==> flow/design.v <==
`default_nettype none
module txuart(i_clk, i_wr, i_data, o_uart_tx,o_busy);
	parameter	CLOCKS_PERBAUD = 217;
	input	wire		i_clk;
	input	wire		i_wr;
	input 	wire	[7:0]	i_data;
	output	wire		o_uart_tx;
	output	reg		o_busy;
	localparam [3:0] START 	= 4'h0,
		LAST		= 4'h8,
		IDLE		= 4'hf;
	reg	[31:0]	counter;
	reg	[3:0]	state;
	reg	[8:0] 	lcl_data;
	reg		baud_stb;
	initial o_busy = 1'b0;
	initial state  =  IDLE;
	always @(posedge i_clk)
		if((i_wr)&&(!o_busy))
			{ o_busy , state } <= { 1'b1 , START };
		else if (baud_stb)
		begin
			if (state == IDLE)  
				{ o_busy, state } <= { 1'b0, IDLE };
			else if (state < LAST) begin
				o_busy <= 1'b1;
				state <= state + 1;
			end else  
				{ o_busy, state } <= {1'b1, IDLE};
		end
	initial lcl_data = 9'h1ff;
	always @(posedge i_clk)
		if ((i_wr)&&(!o_busy))
			lcl_data <= { i_data, 1'b0 };
		else if (baud_stb)
			lcl_data <= { 1'b1, lcl_data[8:1] };
	assign o_uart_tx = lcl_data[0];
	initial baud_stb = 1'b1;
	initial counter = 0;
	always @(posedge i_clk)
		if ((i_wr)&&(!o_busy))
		begin
			counter <= CLOCKS_PERBAUD - 1'b1;
			baud_stb <= 1'b0;
		end else if(!baud_stb)
		begin
			counter <= counter - 1'b1;
			baud_stb <= (counter == 32'h01);
		end else if (state != IDLE)
		begin
			counter <= CLOCKS_PERBAUD - 1'b1;
			baud_stb <= 1'b0;
		end
endmodule
module clock_count(clk, in_tx, in_rx, pmod_tx, pmod_rx, pps, ledr, ledg);
	input clk;
	input in_rx;
	output in_tx;
	input pmod_rx;
	output pmod_tx;
	input pps;
	output ledr;
	output ledg;
	parameter 	CLOCK_RATE_HZ = 32'd12_000_000;
	parameter 	BAUD_RATE = 32'd115_200;
	parameter 	CLK_PERBAUD = (CLOCK_RATE_HZ/BAUD_RATE);
	parameter 	CLOCK_PER_SECOND=CLOCK_RATE_HZ;
	parameter 	WIDTH=32;
	reg last_pps;
	reg [(WIDTH-1):0] clock_counter;
	reg [(WIDTH-1):0] clock_error;
	reg data_valid;
	always @(posedge clk)
	begin
		last_pps <= pps;
		if ((last_pps== 1'b0) && (pps== 1'b1)) 
		begin
			clock_error <= clock_counter - CLOCK_PER_SECOND;
			data_valid <= 1'b1;
			clock_counter <= 0;
		end
		else
		begin
			clock_counter <= clock_counter + 1'b1;
			data_valid <= 1'b0;
		end
	end
	assign ledg = 1'b1;
	assign pmod_tx = in_rx;
	assign ledr = !pps;
	reg [7:0] error_char;
	reg uart_busy;
	reg tx_stb;
	always @(posedge clk)
	begin
		tx_stb <= data_valid;
		if (data_valid==1'b1)
		begin
			error_char[7] <= clock_error[(WIDTH-1)];
			error_char[6:0] <= clock_error[6:0]; 
		end
	end
	txuart #(CLK_PERBAUD) transmitter(clk, tx_stb, error_char, in_tx, uart_busy);
endmodule
* Tool chain data of clock_count
The steps from the RTL of clock_count to its reports follow in flow order. Line numbers count from 1 in the design file above. The mark -- stands for no value.
Inputs: top module clock_count, clock clk, library sky130hd, library corner tt_025C_1v80

* Elaborated design
Yosys after proc, flatten, opt, wreduce and memory -nomap, before mapping. Memory bits, and registers merged into a memory's read port (data or address), are not among the register bits. Print and check cells are not counted. Equal cells are merged and count once.
Operators by class: order comparisons 1, muxes and demuxes 10, eq/ne operators 4, add/sub/neg operators 4, bitwise logic cells 1, reductions and logical operators 5
Operators with widths (count):
- 32-bit two-way mux | 2
- 32-bit by 1-bit adder with 32-bit output (second input constant) | 1
- 32-bit by 1-bit subtractor with 32-bit output (second input constant) | 1
- 32-bit by 1-bit equality test with 1-bit output (second input constant) | 1
- 32-bit by 24-bit subtractor with 32-bit output (second input constant) | 1
- 9-bit two-way mux | 2
- 4-bit two-way mux | 2
- 4-bit by 1-bit adder with 4-bit output (second input constant) | 1
- 4-bit < comparator (second input constant) | 1
- 4-bit equality test (second input constant) | 1
- 4-bit != test (second input constant) | 1
- 1-bit two-way mux | 4
- 1-bit logical AND | 2
- 1-bit logical NOT | 2
- 2-bit != test (second input constant) | 1
- 2-bit nonzero test | 1
- 1-bit NOT | 1
Bit counts: elaborated cells 38, output and inout port bits 4, register bits after elaboration 122, bits of input ports 4

* Logic depth
Yosys ltp: most cells in a row. Word level: on the elaborated netlist, between registers, memories and ports. Mapped: between sequential cells and ports; inverters and the memories' decode and read muxes count.
Logic depth: depth after elaboration 3, ABC_AREA 0, gate-level depth with buffers 8, gate-level depth less buffers 6

* Synthesis result
Source: synth_stat.txt of the flow (Yosys; design flattened, memories mapped). It holds for the ABC_AREA given above (unset counts as 0); a run with the other value may have another netlist.
Synthesis totals: chip area (Yosys) 4421.7 um^2, buffers 22, sequential part of the area 2202.1 um^2, mapped cells 470, flip-flop cells 98
Cell types (count):
- sky130_fd_sc_hd__dfxtp_1 | 74
- sky130_fd_sc_hd__edfxtp_1 | 24
- sky130_fd_sc_hd__nand2_1 | 61
- sky130_fd_sc_hd__mux2i_1 | 14
- sky130_fd_sc_hd__nor4_1 | 22
- sky130_fd_sc_hd__nor2_1 | 35
- sky130_fd_sc_hd__or4_1 | 15
- sky130_fd_sc_hd__a21oi_1 | 22
- sky130_fd_sc_hd__nand4_1 | 17
- sky130_fd_sc_hd__xnor2_1 | 12
- sky130_fd_sc_hd__o21ai_0 | 16
- sky130_fd_sc_hd__a41o_1 | 7
- sky130_fd_sc_hd__o311ai_0 | 8
- sky130_fd_sc_hd__nand2b_1 | 11
- sky130_fd_sc_hd__or2_2 | 11
- sky130_fd_sc_hd__or3_1 | 10
- sky130_fd_sc_hd__clkbuf_1 | 16
- sky130_fd_sc_hd__nor3_1 | 12
Other cell types: 35; their cells: 83. The figures by module come from a second, unflattened synthesis with its own total; it is not the netlist above.
Unflattened totals: cells (unflattened synthesis) 460, area total of the unflattened synthesis 4369.2 um^2
Rows give one instance, submodules left out.
By module:
- txuart #(CLOCKS_PERBAUD=104) | cells 250, sequential area 1021.0 um^2, times used 1, area 2244.7 um^2
- clock_count | cells 210, sequential area 1181.1 um^2, times used 1, area 2124.5 um^2

* Worst setup path after synthesis
Path of least setup slack by OpenSTA after synthesis, without wires, with an ideal clock, recovery checks aside; 20% of the period is set as input and as output delay. Where synthesis merged equal registers, the netlist keeps one of their names.
Timing after synthesis: path kind reg2reg, start reg transmitter.counter[4], end reg transmitter.counter[23], required time 3.314 ns, slack 0.984 ns, arrival time 2.331 ns, period 3.43 ns, launch time at the first pin 0.000 ns, setup time 0.116 ns, path delay 2.447 ns, driving pins on the path 7, buffers on the path 2, synthesis period reached 2.446 ns
"path delay" is the arrival time less input delay plus setup time. "driving pins on the path" counts driving pins, that of a launching flip-flop among them; a cell with two outputs on the path counts twice. "synthesis period reached" = period - worst setup slack (recovery checks aside). The figure is calculated, with input and output delays left at 20% of the set period. Between the ends stands the longest chain of elaborated cells between them, by number of cells; it is not shown to be the way that was timed. Of several equally long chains one is given. Each line given opens the expression or statement behind the cell; cells for indexed reads and writes are added by Yosys, which also makes memories of some case tables. At most two assigning lines are given for a register; there are more.
Between the ends, after synthesis: cell sequence sky130_fd_sc_hd__dfxtp_1 sky130_fd_sc_hd__or4_1 sky130_fd_sc_hd__buf_2 sky130_fd_sc_hd__or4b_4 sky130_fd_sc_hd__buf_6 sky130_fd_sc_hd__or4_1 sky130_fd_sc_hd__a31o_1, cells in the longest elaborated chain 2, elaborated cells between the ends (all ways) 2, source lines of those cells 2
RTL lines, path after synthesis:
- from (decl) | line 12 | reg [31:0] counter;
- from (assign) | line 43 | counter <= CLOCKS_PERBAUD - 1'b1;
- from (assign) | line 47 | counter <= counter - 1'b1;
- 32-bit by 1-bit subtractor with 32-bit output | line 47
- 32-bit two-way mux | line 45 | end else if(!baud_stb)
- to (assign) | line 43
- to (assign) | line 47
- to (decl) | line 12

* Worst path after layout
From the final timing report of flow run A: the path of least setup slack in the routed layout; clock arrival at registers is part of the times.
Timing post-layout: path kind reg2reg, start reg transmitter.counter[9], end reg transmitter.counter[29], setup time 0.10 ns, driving pins on the path 5, arrival time 2.57 ns, buffers on the path 0, required time 2.15 ns, period 1.89 ns, launch time at the first pin 0.36 ns, slack -0.42 ns
Between the ends stands the longest chain of elaborated cells between them, by number of cells; it is not shown to be the way that was timed. Of several equally long chains one is given. At most two assigning lines are given for a register; there are more.
Between the ends, post-layout: cell sequence sky130_fd_sc_hd__dfxtp_1 sky130_fd_sc_hd__or4_4 sky130_fd_sc_hd__or4b_4 sky130_fd_sc_hd__or4_4 sky130_fd_sc_hd__a32o_1, cells in the longest elaborated chain 2, elaborated cells between the ends (all ways) 2, source lines of those cells 2
RTL lines, path post-layout:
- from (decl) | line 12 | reg [31:0] counter;
- from (assign) | line 43 | counter <= CLOCKS_PERBAUD - 1'b1;
- from (assign) | line 47 | counter <= counter - 1'b1;
- 32-bit by 1-bit subtractor with 32-bit output | line 47
- 32-bit two-way mux | line 45 | end else if(!baud_stb)
- to (assign) | line 43
- to (assign) | line 47
- to (decl) | line 12

Appendix: measured runs

2 stored runs of clock_count in the flow (synthesis by Yosys, layout by OpenROAD, sky130hd cells), in arbitrary order. Constraints: input delay and output delay 20% of the set period each, output load 0.01 pF.
By "period achieved" is meant the clock period of the run minus its worst setup slack. This is arithmetic on one report: input and output delays are still those of the set period (20% each).
"time used up by the worst setup path": the worst setup path's part of the clock period (all of it between registers, 20% less for each end at a port) less its slack. A launch clock that arrives late makes it longer, a capture clock that arrives late makes it shorter.
"total design power": no workload was simulated; the value follows from the tool's default switching activity.

[flow run A] flow files
==> flow/run.sh <==
#!/bin/bash
# the make line also repeats the synthesis and layout settings of config.mk as NAME=value (left out here)
make -C /OpenROAD-flow-scripts/flow DESIGN_CONFIG=/design/flow/config.mk WORK_HOME=/design/flow/orfs CLKGATE_MAP_FILE= finish
==> flow/config.mk <==
export PLATFORM = sky130hd
export DESIGN_NAME = clock_count
export DESIGN_NICKNAME = clock_count
export VERILOG_FILES = /design/flow/design.v
export SDC_FILE = /design/flow/constraint.sdc
export NUM_CORES = 4
export LEC_CHECK = 0
export CAP_MARGIN = 20
export CELL_PAD_IN_SITES_GLOBAL_PLACEMENT = 1
export CORE_MARGIN = 2
export CORE_UTILIZATION = 49
export CTS_CLUSTER_SIZE = 58
export GPL_ROUTABILITY_DRIVEN = 0
export MAX_ROUTING_LAYER = met5
export MIN_ROUTING_LAYER = met1
export SETUP_SLACK_MARGIN = 0.4
export SLEW_MARGIN = 35
export TNS_END_PERCENT = 55
==> flow/constraint.sdc <==
create_clock -name core_clock -period 1.89 [get_ports {clk}]
set_input_delay 0.3780 -clock core_clock [delete_from_list [all_inputs] [get_ports {clk}]]
set_output_delay 0.3780 -clock core_clock [all_outputs]
set_load 0.01 [all_outputs]

[flow run A] result: netlist area reported by Yosys 4421.7 um^2; die outline area 9800.0 um^2; standard-cell area of the final layout 6025.8 um^2; utilization of the finished layout 69.1%; worst setup slack after layout -0.419 ns; total negative slack on setup checks -6.848 ns; worst hold slack in the final report 0.281 ns; total design power 7387 uW; period achieved 2.309 ns; time used up by the worst setup path 2.31 ns; type of the worst setup path reg2reg

[flow run B] flow files
==> flow/run.sh <==
#!/bin/bash
# the make line also repeats the synthesis and layout settings of config.mk as NAME=value (left out here)
make -C /OpenROAD-flow-scripts/flow DESIGN_CONFIG=/design/flow/config.mk WORK_HOME=/design/flow/orfs CLKGATE_MAP_FILE= finish
==> flow/config.mk <==
export PLATFORM = sky130hd
export DESIGN_NAME = clock_count
export DESIGN_NICKNAME = clock_count
export VERILOG_FILES = /design/flow/design.v
export SDC_FILE = /design/flow/constraint.sdc
export NUM_CORES = 4
export LEC_CHECK = 0
export ABC_AREA = 1
export CAP_MARGIN = 0
export CORE_ASPECT_RATIO = 0.87
export CORE_MARGIN = 2
export CORE_UTILIZATION = 72
export CTS_CLUSTER_SIZE = 47
export GPL_ROUTABILITY_DRIVEN = 0
export HOLD_SLACK_MARGIN = 0.05
export MAX_ROUTING_LAYER = met5
export PLACE_DENSITY_LB_ADDON = 0.28
export SLEW_MARGIN = 15
==> flow/constraint.sdc <==
create_clock -name core_clock -period 2.66 [get_ports {clk}]
set_input_delay 0.5320 -clock core_clock [delete_from_list [all_inputs] [get_ports {clk}]]
set_output_delay 0.5320 -clock core_clock [all_outputs]
set_load 0.01 [all_outputs]

[flow run B] result: netlist area reported by Yosys 4944.7 um^2; die outline area 7547.8 um^2; standard-cell area of the final layout 5256.3 um^2; utilization of the finished layout 78.1%; worst setup slack after layout 0.554 ns; total negative slack on setup checks 0.000 ns; worst hold slack in the final report 0.423 ns; total design power 2621 uW; period achieved 2.106 ns; time used up by the worst setup path 1.04 ns; type of the worst setup path in2out
